==> flow/design.v <==
module onewire_controller (
    input        clk,
    input        rst,
    input        start,         
    input        led_on,        
    output reg   busy,
    output reg   done,
    output reg   error,         
    inout  wire  dq
);
    reg [1:0] cmd;
    reg       cmd_start;
    wire      cmd_busy, cmd_done;
    wire      presence;
    wire      data_out;
    onewire_master_Tx_Rx bit_fsm (
        .clk(clk),
        .rst(rst),
        .cmd(cmd),
        .start(cmd_start),
        .busy(cmd_busy),
        .done(cmd_done),
        .presence(presence),
        .dq(dq),
        .data_out(data_out)
    );
       parameter IDLE          = 4'd0;
       parameter RESET_PULSE   = 4'd1;
       parameter CHECK_PRES    = 4'd2;
       parameter SEND_MATCHROM = 4'd3;
       parameter SEND_ROM      = 4'd4;
       parameter SEND_CRC      = 4'd5;
       parameter WAIT_SLAVE    = 4'd6;
       parameter SEND_COMMAND  = 4'd7;
       parameter FINISH        = 4'd8;
       parameter ERROR_STATE   = 4'd9;
    reg [3:0] current_state, next_state;
    localparam [55:0] ROM_CODE = 56'hFFFFFFFFFFFFFF; 
    localparam [7:0]  MATCH_ROM = 8'h55;
    reg [7:0] byte_to_send;
    reg [5:0] bit_cnt;
    reg [55:0] rom_shift;
    reg [7:0] crc_dummy = 8'hAA; 
    always @(posedge clk or posedge rst) begin
        if (rst) current_state <= IDLE;
        else     current_state <= next_state;
    end
    always @(*) begin
        next_state = current_state;
        case (current_state)
            IDLE: if (start) next_state = RESET_PULSE;
            RESET_PULSE: if (cmd_done) next_state = CHECK_PRES;
            CHECK_PRES: begin
                if (!presence) next_state = ERROR_STATE;
                else           next_state = SEND_MATCHROM;
            end
            SEND_MATCHROM: if (bit_cnt==8 && cmd_done) next_state = SEND_ROM;
            SEND_ROM: if (bit_cnt==56 && cmd_done) next_state = SEND_CRC;
            SEND_CRC: if (bit_cnt==8 && cmd_done) next_state = WAIT_SLAVE;
            WAIT_SLAVE: next_state = SEND_COMMAND;  
            SEND_COMMAND: if (bit_cnt==8 && cmd_done) next_state = FINISH;
            FINISH: next_state = IDLE;
            ERROR_STATE: next_state = IDLE;
        endcase
    end
    always @(posedge clk or posedge rst) begin
        if (rst) begin
            busy   <= 0;
            done   <= 0;
            error  <= 0;
            cmd    <= 0;
            cmd_start <= 0;
            bit_cnt   <= 0;
            rom_shift <= ROM_CODE;
        end else begin
            cmd_start <= 0;
            done <= 0;
            case (current_state)
                IDLE: begin
                    busy <= 0;
                    error <= 0;
                end
                RESET_PULSE: begin
                    busy <= 1;
                    cmd  <= 2'b00;   
                    if (!cmd_busy && !cmd_start) cmd_start <= 1;
                end
                CHECK_PRES: begin
                    if (!presence) error <= 1;
                end
                SEND_MATCHROM: begin
                    if (!cmd_busy && bit_cnt < 8) begin
                        cmd <= (MATCH_ROM[bit_cnt]) ? 2'b01 : 2'b10;
                        cmd_start <= 1;
                        bit_cnt <= bit_cnt + 1;
                    end
                end
                SEND_ROM: begin
                    if (!cmd_busy && bit_cnt < 56) begin
                        cmd <= (rom_shift[0]) ? 2'b01 : 2'b10;
                        cmd_start <= 1;
                        rom_shift <= rom_shift >> 1;
                        bit_cnt <= bit_cnt + 1;
                    end
                end
                SEND_CRC: begin
                    if (!cmd_busy && bit_cnt < 8) begin
                        cmd <= (crc_dummy[bit_cnt]) ? 2'b01 : 2'b10;
                        cmd_start <= 1;
                        bit_cnt <= bit_cnt + 1;
                    end
                end
                WAIT_SLAVE: begin
                    bit_cnt <= 0;
                end
                SEND_COMMAND: begin
                    if (!cmd_busy && bit_cnt < 8) begin
                        cmd <= (led_on)? 2'b01 : 2'b10;
                        cmd_start <= 1;
                        bit_cnt <= bit_cnt + 1;
                    end
                end
                FINISH: begin
                    busy <= 0;
                    done <= 1;
                end
                ERROR_STATE: begin
                    busy <= 0;
                    error <= 1;
                end
            endcase
        end
    end
endmodule
module onewire_master_Tx_Rx( 
    input       clk, 
    input       rst, 
    input [1:0] cmd,      
    input       start,    
    output reg  busy,     
    output reg  done,     
    output reg  presence, 
    inout  wire dq,       
    output reg  data_out  
); 
    parameter IDLE            = 3'd0; 
    parameter RESET_LOW       = 3'd1; 
    parameter PRESENCE_DETECT = 3'd2; 
    parameter WRITE_SLOT      = 3'd3; 
    parameter READ_SLOT       = 3'd4; 
    parameter DONE            = 3'd5; 
    localparam integer t_resetL  = 480;  
    localparam integer t_resetH  = 480; 
    localparam integer t_write1L = 1;      
    localparam integer t_write0L = 60;     
    localparam integer t_slot    = 70;     
    localparam integer t_rdSamp  = 15;     
    reg dq_out_en; 
    assign dq = dq_out_en ? 1'b0 : 1'bz; 
    wire dq_in = dq; 
    reg [2:0] current_state, next_state; 
    reg [31:0] timer; 
    always @(posedge clk or posedge rst) begin 
        if(rst) 
            current_state <= IDLE; 
        else 
            current_state <= next_state; 
    end 
    always @(*) begin 
        next_state = current_state; 
        case(current_state) 
            IDLE: begin 
                if(start) begin 
                    case(cmd) 
                        2'b00: next_state = RESET_LOW; 
                        2'b01: next_state = WRITE_SLOT; 
                        2'b10: next_state = WRITE_SLOT; 
                        2'b11: next_state = READ_SLOT; 
                    endcase 
                end  
            end 
            RESET_LOW: 
                if(timer >= t_resetL) 
                    next_state = PRESENCE_DETECT; 
            PRESENCE_DETECT: 
                if(timer >= t_resetH) 
                    next_state = DONE; 
            WRITE_SLOT: 
                if(timer >= t_slot) 
                    next_state = DONE; 
            READ_SLOT: 
                if(timer >= t_slot) 
                    next_state = DONE; 
            DONE: 
                next_state = IDLE; 
        endcase 
    end 
    always @(posedge clk or posedge rst) begin 
        if(rst) begin 
            presence <= 0; 
            data_out <= 0; 
        end else begin 
            case(current_state) 
                RESET_LOW: 
                    presence <= 0;   
                PRESENCE_DETECT: 
                    if(!dq_in) presence <= 1;  
                READ_SLOT: 
                    if(timer == t_rdSamp) data_out <= dq_in;  
            endcase 
        end 
    end 
    always @(*) begin 
        dq_out_en = 0; 
        busy      = 0; 
        done      = 0; 
        case(current_state) 
            RESET_LOW: begin 
                dq_out_en = 1;  
                busy      = 1; 
            end 
            PRESENCE_DETECT: 
                busy = 1; 
            WRITE_SLOT: begin 
                busy = 1; 
                if(cmd==2'b01) dq_out_en = (timer < t_write1L);  
                else if(cmd==2'b10) dq_out_en = (timer < t_write0L);  
            end 
            READ_SLOT: begin 
                busy      = 1; 
                dq_out_en = (timer < t_write1L);  
            end 
            DONE: 
                done = 1; 
        endcase 
    end 
    always @(posedge clk or posedge rst) begin 
        if (rst)  
            timer <= 0; 
        else if(current_state != next_state) 
            timer <= 0; 
        else if(current_state != IDLE) 
            timer <= timer + 1; 
    end 
endmodule
Step by step through the tools: onewire_controller. What the tools print for onewire_controller, step after step. Line numbers count from 1 in the design file above. A cell with - has no value.

Design top: onewire_controller. Clock: clk. Standard-cell library: sky130hd. Timing corner: tt_025C_1v80.

Word level. Counts by Yosys on the flattened word-level netlist (proc, flatten, opt, wreduce; memories kept). Register bits leave out memories and registers merged into their read ports (data or address). Print and check cells are left out. Cells with the same type and inputs are merged into one.

The entry for add/sub/neg operators reads 2. For order comparisons the number is 6. Under equal/unequal tests stands 33. For shift-type cells the number is 2. The entry for muxes and demuxes reads 44. Reduce/logical cells: 30.

Operators by type and width (count): 32-bit 2-to-1 mux (2); 4-bit parallel mux with 9-bit select (1); 32-bit by 1-bit adder with 32-bit output with constant B (1); 32-bit by 1-bit < comparator with 1-bit output with constant B (1); 32-bit by 6-bit < comparator with 1-bit output with constant B (1); 32-bit by 7-bit greater-or-equal comparator with 1-bit output with constant B (1); 32-bit by 9-bit greater-or-equal comparator with 1-bit output with constant B (1); 4-bit 2-to-1 mux (7); 2-bit inequality test with constant B (11); 6-bit parallel mux with 3-bit select (1); 4-bit by 3-bit equality test with 1-bit output with constant B (4); 8-bit by 6-bit indexed select with 1-bit output with constant A (2); 2-bit 2-to-1 mux (8); 3-bit parallel mux with 5-bit select (1); 6-bit 2-to-1 mux (2); 3-bit 2-to-1 mux (4); 1-bit 2-to-1 mux (11); 5-bit nonzero test (2); 2-bit parallel mux with 5-bit select (1); 9-bit nonzero test (1); 3-bit parallel mux with 3-bit select (1); 1-bit parallel mux with 3-bit select (3); 4-bit by 2-bit equality test with 1-bit output with constant B (2); 4-bit equality test with constant B (2); 7-bit AND reduction (1); 2-bit AND reduction (3); 2-bit nonzero test (3); 2-bit OR reduction (3).

Other operator kinds: 24; their cells: 36.

Under register bits after elaboration stands 108. Under input port bits stands 4. Under output and inout port bits stands 4. Cells after elaboration: 128.

Logic depth. Longest topological path by Yosys (ltp), each cell counted once; first at word level (registers and memories cut), then after technology mapping (sequential cells cut; the memories' decode and read muxes count).

The figure for depth in word-level cells is 7. The figure for ABC_AREA is 1. Mapped depth: 15. The entry for mapped depth without buffers reads 14.

Synthesis result. The flow's flattened synthesis, as Yosys stat reports it; memories are mapped. The netlist is that of the ABC_AREA named above (0 if unset); the other value can give another one. The area totals of this step are shown rounded.

Cell types: sky130_fd_sc_hd__dfstp_2 (count 57, area in all 1.5E+03 um2); sky130_fd_sc_hd__dfrtp_1 (count 57, area in all 1.43E+03 um2); sky130_fd_sc_hd__nand2_1 (count 238, area in all 893.357 um2); sky130_fd_sc_hd__nor2_1 (count 87, area in all 326.563 um2); sky130_fd_sc_hd__inv_1 (count 63, area in all 236.477 um2); sky130_fd_sc_hd__xor2_1 (count 14, area in all 122.618 um2); sky130_fd_sc_hd__nand3_1 (count 20, area in all 100.096 um2); sky130_fd_sc_hd__nor3_4 (count 6, area in all 97.594 um2); sky130_fd_sc_hd__o21ai_0 (count 19, area in all 95.091 um2); sky130_fd_sc_hd__nor2_4 (count 8, area in all 90.086 um2); sky130_fd_sc_hd__nand2_2 (count 11, area in all 68.816 um2); sky130_fd_sc_hd__ha_1 (count 5, area in all 62.56 um2); sky130_fd_sc_hd__nor3_1 (count 12, area in all 60.058 um2); sky130_fd_sc_hd__a21oi_4 (count 3, area in all 48.797 um2); sky130_fd_sc_hd__a21oi_1 (count 9, area in all 45.043 um2); sky130_fd_sc_hd__nand4_4 (count 2, area in all 42.541 um2); sky130_fd_sc_hd__buf_2 (count 8, area in all 40.038 um2); sky130_fd_sc_hd__nand3_4 (count 2, area in all 35.034 um2).

Other cell types: 26; their cells: 54.

Under standard cells after synthesis stands 675. The figure for mapped area is 5670 um2. The figure for area of sequential cells is 2920 um2. The figure for flip-flop cells is 114. Under buffers stands 18.

Path before layout. OpenSTA on the mapped netlist: ideal clock, no wires. The path of least setup slack (recovery checks aside). Input and output delay are each 20% of the period. Register names are those of the netlist, which keeps one name where synthesis merged equal registers.

Kind: reg-to-reg. Start point: register bit_fsm.current_state[1]. End point: register bit_fsm.timer[19]. For period the number is 1.93 ns. The entry for library setup time reads 0.080 ns. For launch time at the first pin the number is 0.000 ns. For arrival time the number is 1.584 ns. Data required time: 1.850 ns. The entry for path slack reads 0.266 ns. The figure for path delay is 1.664 ns. Under stages on the path stands 12. The entry for path buffers reads 1. Synthesis period reached: 1.664 ns.

"path delay" = arrival - input delay + setup time. "stages on the path": output pins that drive a net of the path, with the launching flip-flop's if there is one; two outputs of one cell count as two. "synthesis period reached" is the clock period less the worst setup slack; recovery checks do not enter. This is arithmetic on one report: input and output delays are still those of the set period (20% each). The rows between start and end are the longest chain of elaborated cells between them; the timing report does not say that the signal goes this way. Where chains are equally long, one stands for them. A line is the first line of the expression or statement that the cell stems from. Yosys adds cells for indexed reads and writes and turns some case tables into memories. A register here has more assigning lines than the two given.

Path through: sky130_fd_sc_hd__dfrtp_1 -> sky130_fd_sc_hd__inv_2 -> sky130_fd_sc_hd__nand2_2 -> sky130_fd_sc_hd__nor2_4 -> sky130_fd_sc_hd__nand2_2 -> sky130_fd_sc_hd__o21a_1 -> sky130_fd_sc_hd__nand2_2 -> sky130_fd_sc_hd__nor2_2 -> sky130_fd_sc_hd__nand3_2 -> sky130_fd_sc_hd__nand4_4 -> sky130_fd_sc_hd__buf_8 -> sky130_fd_sc_hd__nor3_4. The figure for cells in the longest elaborated chain is 5. For elaborated cells on any way between the ends the number is 17. Those cells by class: eq/ne: 6; mux: 7; reduce/logical: 4.

RTL lines, path after synthesis: start, declared (RTL line 161) `reg [2:0] current_state, next_state;`; start, assigned (RTL line 165) `current_state <= IDLE;`; start, assigned (RTL line 167) `current_state <= next_state;`; 3-bit equality test (RTL line 171) `case(current_state)`; 2-bit OR reduction; 3-bit parallel mux with 5-bit select (RTL line 171); 3-bit inequality test (RTL line 240) `else if(current_state != next_state)`; 32-bit 2-to-1 mux (RTL line 240); end, assigned (RTL line 239) `timer <= 0;`; end, assigned (RTL line 243) `timer <= timer + 1;`; end, declared (RTL line 162) `reg [31:0] timer;`.

Worst path after layout. From the final timing report of record 1: the path of least setup slack in the routed layout; clock arrival at registers is part of the times.

Kind: reg-to-reg. Start point: register bit_fsm.current_state[1]. End point: register bit_fsm.timer[12]. For period the number is 3.34 ns. The entry for library setup time reads 0.10 ns. For launch time at the first pin the number is 0.52 ns. For arrival time the number is 2.81 ns. Data required time: 3.76 ns. The entry for path slack reads 0.94 ns. Under stages on the path stands 11. The entry for path buffers reads 0.

The rows between start and end are the longest chain of elaborated cells between them; the timing report does not say that the signal goes this way. Where chains are equally long, one stands for them. A register here has more assigning lines than the two given.

Path through: sky130_fd_sc_hd__dfrtp_1 -> sky130_fd_sc_hd__inv_2 -> sky130_fd_sc_hd__nand2_2 -> sky130_fd_sc_hd__nor2_4 -> sky130_fd_sc_hd__nand2_2 -> sky130_fd_sc_hd__o21a_1 -> sky130_fd_sc_hd__nand2_2 -> sky130_fd_sc_hd__nor2_2 -> sky130_fd_sc_hd__nand3_2 -> sky130_fd_sc_hd__nand4_4 -> sky130_fd_sc_hd__nor2_1. The figure for cells in the longest elaborated chain is 5. For elaborated cells on any way between the ends the number is 17. Those cells by class: eq/ne: 6; mux: 7; reduce/logical: 4.

RTL lines, path after layout: start, declared (RTL line 161) `reg [2:0] current_state, next_state;`; start, assigned (RTL line 165) `current_state <= IDLE;`; start, assigned (RTL line 167) `current_state <= next_state;`; 3-bit equality test (RTL line 171) `case(current_state)`; 2-bit OR reduction; 3-bit parallel mux with 5-bit select (RTL line 171); 3-bit inequality test (RTL line 240) `else if(current_state != next_state)`; 32-bit 2-to-1 mux (RTL line 240); end, assigned (RTL line 239) `timer <= 0;`; end, assigned (RTL line 243) `timer <= timer + 1;`; end, declared (RTL line 162) `reg [31:0] timer;`.

Ticket comment

Flow measurements of onewire_controller on sky130hd: 2 stored runs with different settings, listed in no order. Input and output delays are each 20% of the period that was set; the output load is 0.01 pF. "clock period achieved" = clock period - worst setup slack. The figure is calculated, with input and output delays left at 20% of the set period. "critical path time" means the part of the period allowed to the worst setup path (the constraints hold back 20% at inputs and 20% at outputs) less its slack; where the path has registers, the arrival times of their clocks count too. "overall power": no workload was simulated; the value follows from the tool's default switching activity. The results are shown rounded.

Files of record 1:
==> flow/run.sh <==
#!/bin/bash
# the make line also repeats the synthesis and layout settings of config.mk as NAME=value (left out here)
make -C /OpenROAD-flow-scripts/flow DESIGN_CONFIG=/design/flow/config.mk WORK_HOME=/design/flow/orfs CLKGATE_MAP_FILE= finish
==> flow/config.mk <==
export PLATFORM = sky130hd
export DESIGN_NAME = onewire_controller
export DESIGN_NICKNAME = onewire_controller
export VERILOG_FILES = /design/flow/design.v
export SDC_FILE = /design/flow/constraint.sdc
export NUM_CORES = 4
export LEC_CHECK = 0
export ABC_AREA = 1
export CAP_MARGIN = 20
export CORE_ASPECT_RATIO = 1.01
export CORE_MARGIN = 2
export CORE_UTILIZATION = 52
export CTS_CLUSTER_SIZE = 39
export GPL_ROUTABILITY_DRIVEN = 1
export PLACE_DENSITY_LB_ADDON = 0.15
export SETUP_SLACK_MARGIN = 0.57
export SLEW_MARGIN = 20
export TNS_END_PERCENT = 100
==> flow/constraint.sdc <==
create_clock -name core_clock -period 3.34 [get_ports {clk}]
set_input_delay 0.6680 -clock core_clock [delete_from_list [all_inputs] [get_ports {clk}]]
set_output_delay 0.6680 -clock core_clock [all_outputs]
set_load 0.01 [all_outputs]

Results of record 1. The worst slack on setup checks reads 0.945 ns. The overall power reads 2990 uW. The standard-cell area after layout stands at 6360 um2. The utilization of the finished layout stands at 59.4%. The lowest hold slack reads 0.385 ns. The critical path time is 2.40 ns. Worst setup path type: reg-to-reg. The clock period achieved is 2.395 ns. The measured die size is 11800 um2. The total negative slack comes to 0.000 ns. The mapped cell area after synthesis reads 5670 um2.

Files of record 2:
==> flow/run.sh <==
#!/bin/bash
# the make line also repeats the synthesis and layout settings of config.mk as NAME=value (left out here)
make -C /OpenROAD-flow-scripts/flow DESIGN_CONFIG=/design/flow/config.mk WORK_HOME=/design/flow/orfs CLKGATE_MAP_FILE= finish
==> flow/config.mk <==
export PLATFORM = sky130hd
export DESIGN_NAME = onewire_controller
export DESIGN_NICKNAME = onewire_controller
export VERILOG_FILES = /design/flow/design.v
export SDC_FILE = /design/flow/constraint.sdc
export NUM_CORES = 4
export LEC_CHECK = 0
export CAP_MARGIN = 20
export CELL_PAD_IN_SITES_GLOBAL_PLACEMENT = 3
export CORE_ASPECT_RATIO = 1.84
export CORE_MARGIN = 10
export CORE_UTILIZATION = 72
export GPL_ROUTABILITY_DRIVEN = 0
export MAX_ROUTING_LAYER = met4
export PLACE_DENSITY = 0.72
export SETUP_SLACK_MARGIN = 0.68
export SLEW_MARGIN = 20
==> flow/constraint.sdc <==
create_clock -name core_clock -period 2.72 [get_ports {clk}]
set_input_delay 0.5440 -clock core_clock [delete_from_list [all_inputs] [get_ports {clk}]]
set_output_delay 0.5440 -clock core_clock [all_outputs]
set_load 0.01 [all_outputs]

Outcome of record 2: unfinished; error GPL-0301 in placement.
